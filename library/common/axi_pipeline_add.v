==> flow/design.v <==
module axi_pipeline_add #(
  parameter DWIDTH = 64,
  parameter UWIDTH = 1,
  parameter CHUNK_SZ = 16
)(
  input               clk,
  input               aresetn,
  input [DWIDTH-1:0]  cmp,
  output              s_axi_ready,
  input               s_axi_valid,
  input [DWIDTH-1:0]  s_axi_data_a,
  input [DWIDTH-1:0]  s_axi_data_b,
  input [UWIDTH-1:0]  s_axi_user,
  input               m_axi_ready,
  output              m_axi_valid,
  output [DWIDTH-1:0] m_axi_data_a,
  output [DWIDTH-1:0] m_axi_data_b,
  output [DWIDTH-1:0] m_axi_data_result,
  output              m_axi_data_carry,
  output [UWIDTH-1:0] m_axi_user);
  localparam NUM_CHUNKS = DWIDTH/CHUNK_SZ;
  wire             advance;
  reg              valid [0:NUM_CHUNKS-1];
  reg [UWIDTH-1:0] user [0:NUM_CHUNKS-1];
  reg [DWIDTH-1:0] a [0:NUM_CHUNKS-1];
  reg [DWIDTH-1:0] b [0:NUM_CHUNKS-1];
  reg [DWIDTH-1:0] result [0:NUM_CHUNKS-1];
  reg              carry [0:NUM_CHUNKS-1];
  reg              c;
  reg [CHUNK_SZ-1:0] value;
  assign advance = m_axi_ready | ~valid[NUM_CHUNKS-1];
  assign s_axi_ready = advance;
  assign m_axi_valid = valid[NUM_CHUNKS-1];
  assign m_axi_data_a = a[NUM_CHUNKS-1];
  assign m_axi_data_b = b[NUM_CHUNKS-1];
  assign m_axi_data_result = result[NUM_CHUNKS-1];
  assign m_axi_data_carry = carry[NUM_CHUNKS-1];
  assign m_axi_user = user[NUM_CHUNKS-1];
  always @(posedge clk) begin: sync_proc
    integer i;
    if (aresetn == 1'b0) begin
      for (i=0; i < NUM_CHUNKS; i = i + 1) begin
        valid[i] <= 1'b0;
        user[i] <= 'd0;
        a[i] <= 'd0;
        b[i] <= 'd0;
        result[i] <= 'd0;
        carry[i] <= 'd0;
      end
    end else begin
      if (advance) begin
        valid[0] <= s_axi_valid;
        user[0] <= s_axi_user;
        a[0] <= s_axi_data_a;
        b[0] <= s_axi_data_b;
        {c, value} = s_axi_data_a[0 +: CHUNK_SZ] + s_axi_data_b[0 +: CHUNK_SZ];
        carry[0] <= c;
        result[0] <= 'd0;
        result[0][0 +: CHUNK_SZ] <= value;
        for (i=1; i < NUM_CHUNKS; i = i + 1) begin
          valid[i] <= valid[i - 1];
          user[i] <= user[i - 1];
          a[i] <= a[i - 1];
          b[i] <= b[i - 1];
          {c, value} = {{CHUNK_SZ-1{1'b0}}, carry[i-1]} +
                       a[i-1][i*CHUNK_SZ +: CHUNK_SZ] +
                       b[i-1][i*CHUNK_SZ +: CHUNK_SZ];
          carry[i] <= c;
          result[i] <= result[i-1];
          result[i][i*CHUNK_SZ +: CHUNK_SZ] <= value;
        end
      end
    end
  end
endmodule
# Tool chain data of axi_pipeline_add
# Tool output for the design above, in the order of the flow.
# Line numbers count from 1 in the design file above.
# Library cell names are shortened.
# A cell with -- has no value.
[inputs]
top_module = "axi_pipeline_add"
clock = "clk"
library = "sky130hd"
pvt_corner = "tt_025C_1v80"

# Word level
# Source: Yosys, flattened and elaborated. Widths are those after wreduce; folded enables and synchronous resets count as part of the registers. Registers that Yosys merges into a memory's read port (data or address) are not register bits. Print and check cells do not count. Equal cells are merged and count once.
[word_totals]
reg_bits = 684
output_inout_bits = 196
[op_classes]
addsub = 7
n_logic = 2
[op_table]
columns = ["cell", "n"]
rows = [
  ["adder 1 x 16 -> 17 bit", 3],
  ["adder 17 x 16 -> 17 bit", 3],
  ["adder 16 x 16 -> 17 bit", 1],
  ["OR 1 bit", 1],
  ["inverter 1 bit", 1],
]

# Logic depth
# Yosys ltp: most cells in a row. Word level: on the elaborated netlist, between registers, memories and ports. Mapped: between sequential cells and ports; inverters and the memories' decode and read muxes count.
[logic_depth]
ltp_word = 2
ABC_AREA = 1
ltp_mapped = 12
ltp_nobuf = 12

# Mapped cells and area
# Yosys stat after the flow's synthesis: flattened, memories mapped to cells. It holds for the ABC_AREA given above (unset counts as 0); a run with the other value may have another netlist.
# Totals and module areas in this step are rounded.
[mapped]
stdcells = 3742
area_um2 = 27310
sequential_area_um2 = 13690
flip_flops = 684
buffers = 227
[types]
columns = ["cell_type", "n", "type_area_um2"]
rows = [
  ["dfxtp_1", 684, 1.37E+04],
  ["nor2_1", 1278, 4.8E+03],
  ["o21ai_0", 586, 2.93E+03],
  ["nand2_1", 348, 1.31E+03],
  ["inv_1", 247, 927.139],
  ["ha_1", 61, 763.232],
  ["buf_2", 122, 610.586],
  ["o21ai_1", 91, 455.437],
  ["nand3_1", 85, 425.408],
  ["clkbuf_1", 93, 349.085],
  ["a21oi_1", 47, 235.226],
  ["fa_1", 7, 140.134],
  ["xor2_1", 14, 122.618],
  ["o21bai_1", 14, 105.101],
  ["nor3_1", 16, 80.077],
  ["buf_4", 10, 75.072],
  ["xnor2_1", 7, 61.309],
  ["o211ai_1", 6, 45.043],
]
# Other cell types: 11; their cells: 26.

# Worst setup path after synthesis
# Path of least setup slack by OpenSTA after synthesis, without wires, with an ideal clock, recovery checks aside; 20% of the period is set as input and as output delay. Where synthesis merged equal registers, the netlist keeps one of their names.
[synth_path]
path_type = "input port to flip-flop"
start = "input port s_axi_data_a[0]"
end = "register result[0][12]"
clock_period_ps = 3270
in_delay_ps = 654
setup_ps = 109
launch_ps = 654
arrival_ps = 1911
path_slack_ps = 1250
delay_ps = 1366
stages = 11
path_buffers = 0
period_less_setup_slack_ps = 2020
# "delay_ps" = arrival - input delay + setup time.
# "stages" counts driving pins, that of a launching flip-flop among them; a cell with two outputs on the path counts twice.
# "period_less_setup_slack_ps" = period - worst setup slack (recovery checks aside). The figure is calculated, with input and output delays left at 20% of the set period.
# Between the ends stands the longest chain of elaborated cells between them, by number of cells; it is not shown to be the way that was timed. Of several equally long chains one is given.
# Each line given opens the expression or statement behind the cell; cells for indexed reads and writes are added by Yosys, which also makes memories of some case tables.
[synth_between]
path_cell_list = "ha_1 fa_1 nand2_1 nand2_1 and2_1 nand3_1 nand3_1 nand2_1 nand3_1 nand2_1 inv_1"
elab_chain_len = 1
cone_cells = 1
cone_lines = 1
classes_between = "add/sub (1)"
[synth_rtl]
columns = ["element", "line", "source"]
rows = [
  ["start, declared", 11, "input [DWIDTH-1:0]  s_axi_data_a,"],
  ["adder 16 x 16 -> 17 bit", 56, "{c, value} = s_axi_data_a[0 +: CHUNK_SZ] + s_axi_data_b[0 +: CHUNK_SZ];"],
  ["end, assigned", 47, "result[i] <= 'd0;"],
  ["end, assigned", 58, "result[0] <= 'd0;"],
]

# Path in the finished layout
# From the final timing report of record 1: the path of least setup slack in the routed layout; clock arrival at registers is part of the times.
# The path's times are printed in steps of 10 ps; the period is the one set.
[layout_path]
path_type = "input port to output port"
start = "input port m_axi_ready"
end = "output port s_axi_ready"
clock_period_ps = 3220
in_delay_ps = 640
launch_ps = 640
arrival_ps = 2060
path_slack_ps = 520
stages = 4
path_buffers = 2
# Between the ends stands the longest chain of elaborated cells between them, by number of cells; it is not shown to be the way that was timed. Of several equally long chains one is given.
[layout_between]
path_cell_list = "clkdlybuf4s50_1 nor2_4 inv_8 clkdlybuf4s50_1"
elab_chain_len = 1
cone_cells = 1
cone_lines = 1
classes_between = "logic (1)"
[layout_rtl]
columns = ["element", "line", "source"]
rows = [
  ["start, declared", 14, "input               m_axi_ready,"],
  ["OR 1 bit", 31, "assign advance = m_axi_ready | ~valid[NUM_CHUNKS-1];"],
  ["end, declared", 9, "output              s_axi_ready,"],
]

Wiki page: axi_pipeline_add / flow data

Measured results for axi_pipeline_add: 2 stored runs of the Yosys and OpenROAD flow on sky130hd. The settings differ; the order carries no meaning. The constraints put input and output delay at 20% of the set period each and load the outputs with 0.01 pF.
By "worst_setup_path_time_ps" is meant the share of the clock period that the worst setup path is allowed (20% is reserved at inputs, 20% at outputs), minus its slack. Clock arrival times at its registers enter into it.
"final_power_w": no workload was simulated; the value follows from the tool's default switching activity.
"worst_setup_path_time_ps" is given in steps of 10 ps.
Measured values are rounded.

# record 1
==> flow/run.sh <==
#!/bin/bash
# the make line also repeats the synthesis and layout settings of config.mk as NAME=value (left out here)
make -C /OpenROAD-flow-scripts/flow DESIGN_CONFIG=/design/flow/config.mk WORK_HOME=/design/flow/orfs CLKGATE_MAP_FILE= finish
==> flow/config.mk <==
export PLATFORM = sky130hd
export DESIGN_NAME = axi_pipeline_add
export DESIGN_NICKNAME = axi_pipeline_add
export VERILOG_FILES = /design/flow/design.v
export SDC_FILE = /design/flow/constraint.sdc
export NUM_CORES = 4
export LEC_CHECK = 0
export ABC_AREA = 1
export CAP_MARGIN = 20
export CORE_MARGIN = 2
export CORE_UTILIZATION = 22
export GPL_ROUTABILITY_DRIVEN = 0
export PLACE_DENSITY = 0.43
export SLEW_MARGIN = 20
export TNS_END_PERCENT = 100
==> flow/constraint.sdc <==
create_clock -name core_clock -period 3.22 [get_ports {clk}]
set_input_delay 0.6440 -clock core_clock [delete_from_list [all_inputs] [get_ports {clk}]]
set_output_delay 0.6440 -clock core_clock [all_outputs]
set_load 0.01 [all_outputs]

==> record 1: results <==
layout_utilization_pct=28.3
die_footprint_um2=127000
final_power_w=0.02089
ys_area_um2=27310
worst_setup_slack_ps=521
worst_setup_path_time_ps=1410
path_kind="input port to output port"
total_negative_slack_ps=0

# record 2
==> flow/run.sh <==
#!/bin/bash
# the make line also repeats the synthesis and layout settings of config.mk as NAME=value (left out here)
make -C /OpenROAD-flow-scripts/flow DESIGN_CONFIG=/design/flow/config.mk WORK_HOME=/design/flow/orfs CLKGATE_MAP_FILE= finish
==> flow/config.mk <==
export PLATFORM = sky130hd
export DESIGN_NAME = axi_pipeline_add
export DESIGN_NICKNAME = axi_pipeline_add
export VERILOG_FILES = /design/flow/design.v
export SDC_FILE = /design/flow/constraint.sdc
export NUM_CORES = 4
export LEC_CHECK = 0
export CAP_MARGIN = 20
export CORE_MARGIN = 2
export CORE_UTILIZATION = 40
export SLEW_MARGIN = 20
==> flow/constraint.sdc <==
create_clock -name core_clock -period 1.64 [get_ports {clk}]
set_input_delay 0.3280 -clock core_clock [delete_from_list [all_inputs] [get_ports {clk}]]
set_output_delay 0.3280 -clock core_clock [all_outputs]
set_load 0.01 [all_outputs]

==> record 2: results <==
layout_utilization_pct=55.3
die_footprint_um2=71410
final_power_w=0.03801
ys_area_um2=27720
worst_setup_slack_ps=-747
worst_setup_path_time_ps=2390
path_kind="flip-flop to flip-flop"
total_negative_slack_ps=-15940
