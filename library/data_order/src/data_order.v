==> flow/design.v <==
`timescale 1ns/100ps
module data_order #(
    parameter NUM_CHANNELS   = 4,
    parameter CHANNEL_OFFSET = 1024,
    parameter CHANNEL_WIDTH  = 16)
(
    input adc_clk,
    input adc_rstn,
    input send_count,
    input reset_count,
    input [NUM_CHANNELS*CHANNEL_WIDTH-1:0]  adc_data_in,
    input [NUM_CHANNELS-1:0]                adc_enable_in,
    input [NUM_CHANNELS-1:0]                adc_valid_in,
    output [NUM_CHANNELS*CHANNEL_WIDTH-1:0] adc_data_out,
    output [NUM_CHANNELS-1:0]               adc_enable_out,
    output [NUM_CHANNELS-1:0]               adc_valid_out
);
    genvar i;
    integer j;
    wire [NUM_CHANNELS*CHANNEL_WIDTH-1:0] constant_outputs;
    reg [NUM_CHANNELS*CHANNEL_WIDTH-1:0]  count_outputs;
    wire [CHANNEL_WIDTH-1:0] chan_o;
    assign chan_o = CHANNEL_OFFSET;
    for (i=0; i<NUM_CHANNELS; i=i+1) begin : set_constants
        assign constant_outputs[CHANNEL_WIDTH*(i+1)-1:CHANNEL_WIDTH*i] =
                chan_o*i;
    end
    always @(posedge adc_clk)
    begin
        if (!adc_rstn | reset_count)
        begin
            count_outputs = constant_outputs;
        end else
        begin
            for (j=0; j<NUM_CHANNELS; j=j+1) begin : count
                if (adc_enable_in[j] & adc_valid_in[j] & send_count)
                begin
                    count_outputs[CHANNEL_WIDTH*(j+1)-1 -: CHANNEL_WIDTH] =
                        count_outputs[CHANNEL_WIDTH*(j+1)-1 -: CHANNEL_WIDTH]+1;
                end
            end
        end
    end
    assign adc_enable_out = adc_enable_in;
    assign adc_valid_out  = adc_valid_in;
    assign adc_data_out   = (send_count == 1'b1) ? count_outputs : adc_data_in;
endmodule
# Step by step through the tools: data_order
# Tool output for the design above, in the order of the flow.
# Lines are those of the file above, counted from 1.
# Operators carry their Yosys type and port widths (W data, S select, Z words).
# A cell with - has no value.
# setup
top_module	data_order
clk_port	adc_clk
cell_library	sky130hd
corner	tt_025C_1v80

# Elaborated design
# Counts by Yosys on the flattened word-level netlist (proc, flatten, opt, wreduce; memories kept). Register bits leave out memories and registers merged into their read ports (data or address); mux counts leave out enables and synchronous resets folded into registers. Print and check cells are left out. Cells with the same type and inputs are merged into one.
# op_classes
add_sub_neg	4
muxes	1
logic	9
reduce_logical	1
# op_table
op	count
$add A16 B1 Y16 const B	4
$mux W64	1
$and A1 B1 Y1	8
$or A1 B1 Y1	1
$logic_not A1 Y1	1
# bits
reg_bits	64
out_inout_bits	72

# Longest topological paths
# Yosys ltp: most cells in a row. Word level: on the elaborated netlist, between registers, memories and ports. Mapped: between sequential cells and ports; inverters and the memories' decode and read muxes count.
# depth
ltp_word	2
abc_area	0
depth_mapped	6

# After synthesis
# The flow's flattened synthesis, as Yosys stat reports it; memories are mapped. The netlist is that of the ABC_AREA named above (0 if unset); the other value can give another one.
# Totals and module areas in this step are rounded.
# types
cell	count	area_total_um2
sky130_fd_sc_hd__dfxtp_1	64	1.28E+03
sky130_fd_sc_hd__mux2_2	64	720.691
sky130_fd_sc_hd__xnor2_1	27	236.477
sky130_fd_sc_hd__nor2_1	44	165.158
sky130_fd_sc_hd__nand2_1	35	131.376
sky130_fd_sc_hd__xor2_1	15	131.376
sky130_fd_sc_hd__nand4_1	19	118.864
sky130_fd_sc_hd__a21oi_1	18	90.086
sky130_fd_sc_hd__or3_1	11	68.816
sky130_fd_sc_hd__nand3_1	13	65.062
sky130_fd_sc_hd__nor3_1	13	65.062
sky130_fd_sc_hd__o21ai_0	13	65.062
sky130_fd_sc_hd__buf_4	8	60.058
sky130_fd_sc_hd__ha_1	4	50.048
sky130_fd_sc_hd__nor4_1	8	50.048
sky130_fd_sc_hd__and3_1	7	43.792
sky130_fd_sc_hd__clkbuf_1	11	41.29
sky130_fd_sc_hd__and4_1	4	35.034
# Not listed: further types 17, cells in them 37.
# mapped
stdcells	415
synth_area_um2	3710
ffs	64
buf_cells	27

# Worst setup path after synthesis
# Source: OpenSTA report_checks on the synthesized netlist (no wires, ideal clock, input and output delay 20% of the period each), path of least setup slack; recovery checks are left aside. Register names are those of the netlist, which keeps one name where synthesis merged equal registers.
# synth_path
path_type	register to register
startpoint	register count_outputs[0]
endpoint	register count_outputs[14]
period_ps	1580
launch_ps	0
t_arrival_ps	1555
t_required_ps	1464
slack_ps	-92
path_delay_ps	1671
path_stages	6
path_buffers	0
period_less_setup_slack_ps	1672
# "path_delay_ps" is the arrival time less input delay plus setup time.
# "path_stages" counts driving pins, that of a launching flip-flop among them; a cell with two outputs on the path counts twice.
# "period_less_setup_slack_ps" = period - worst setup slack (recovery checks aside). The figure is calculated, with input and output delays left at 20% of the set period.
# The rows between start and end are the longest chain of elaborated cells between them; the timing report does not say that the signal goes this way. Where chains are equally long, one stands for them.
# A line is the first line of the expression or statement that the cell stems from. Yosys adds cells for indexed reads and writes and turns some case tables into memories.
# synth_via
path_cell_list	sky130_fd_sc_hd__dfxtp_1 -> sky130_fd_sc_hd__ha_1 -> sky130_fd_sc_hd__nand4_1 -> sky130_fd_sc_hd__nor4_1 -> sky130_fd_sc_hd__a31oi_1 -> sky130_fd_sc_hd__a41o_1
elab_chain_len	1
cone_cells	1
lines_between	1
# synth_rtl
element	line_no	source
from (decl)	21	reg [NUM_CHANNELS*CHANNEL_WIDTH-1:0]  count_outputs;
from (assign)	32	count_outputs = constant_outputs;
from (assign)	38	count_outputs[CHANNEL_WIDTH*(j+1)-1 -: CHANNEL_WIDTH] =
$add A16 B1 Y16	39	count_outputs[CHANNEL_WIDTH*(j+1)-1 -: CHANNEL_WIDTH]+1;
to (assign)	32
to (assign)	38
to (decl)	21

# Path in the finished layout
# From the final timing report of record 1: the path of least setup slack in the routed layout; clock arrival at registers is part of the times.
# The report prints the path's times to 10 ps; the period is as set.
# layout_path
path_type	input to output
startpoint	input port send_count
endpoint	output port adc_data_out[22]
period_ps	2530
launch_ps	510
t_arrival_ps	1860
t_required_ps	2020
slack_ps	160
path_stages	4
path_buffers	3
# The rows between start and end are the longest chain of elaborated cells between them; the timing report does not say that the signal goes this way. Where chains are equally long, one stands for them.
# layout_via
path_cell_list	sky130_fd_sc_hd__buf_2 -> sky130_fd_sc_hd__buf_12 -> sky130_fd_sc_hd__mux2_2 -> sky130_fd_sc_hd__clkdlybuf4s50_1
elab_chain_len	1
cone_cells	1
lines_between	1
# layout_rtl
element	line_no	source
from (decl)	9	input send_count,
$mux W64	46	assign adc_data_out   = (send_count == 1'b1) ? count_outputs : adc_data_in;
to (decl)	14	output [NUM_CHANNELS*CHANNEL_WIDTH-1:0] adc_data_out,

# Stored flow runs of data_order (2 of them; Yosys, OpenROAD, sky130hd). They differ in their settings and are not a sequence. Constraints: input delay and output delay 20% of the set period each, output load 0.01 pF.
# "achievedPeriod_ps" = clock period - worst setup slack. The figure is calculated, with input and output delays left at 20% of the set period.
# "total_power_mw" is the tool's figure for a default switching activity; nothing was simulated.
# Results are given in rounded form.
# Settings: n/a = not set for that run.
# A result given as n/a is not shown for that run.
stored run	period_ns	CORE_UTILIZATION	PLACE_DENSITY	CORE_MARGIN	CELL_PAD_IN_SITES_DETAIL_PLACEMENT	CTS_CLUSTER_DIAMETER	MIN_ROUTING_LAYER	CAP_MARGIN	SLEW_MARGIN	SETUP_SLACK_MARGIN	MAX_ROUTING_LAYER	synthesis_area_um2	design.die.area_um2	finish.stdcell_area_um2	fin_util_pct	worst_setup_slack_ps	tns_setup_ps	ws_hold_ps	total_power_mw	achievedPeriod_ps
record 1	2.53	36	0.77	5	1	56	met1	20	20	n/a	n/a	3710	12400	5480	53.8	161	0	510	2.30	2369
record 2	1.21	63	n/a	2	n/a	n/a	met1	20	20	0.05	met4	n/a	n/a	n/a	n/a	n/a	n/a	n/a	n/a	n/a
# Record 2: no results, placement failed with GPL-0301
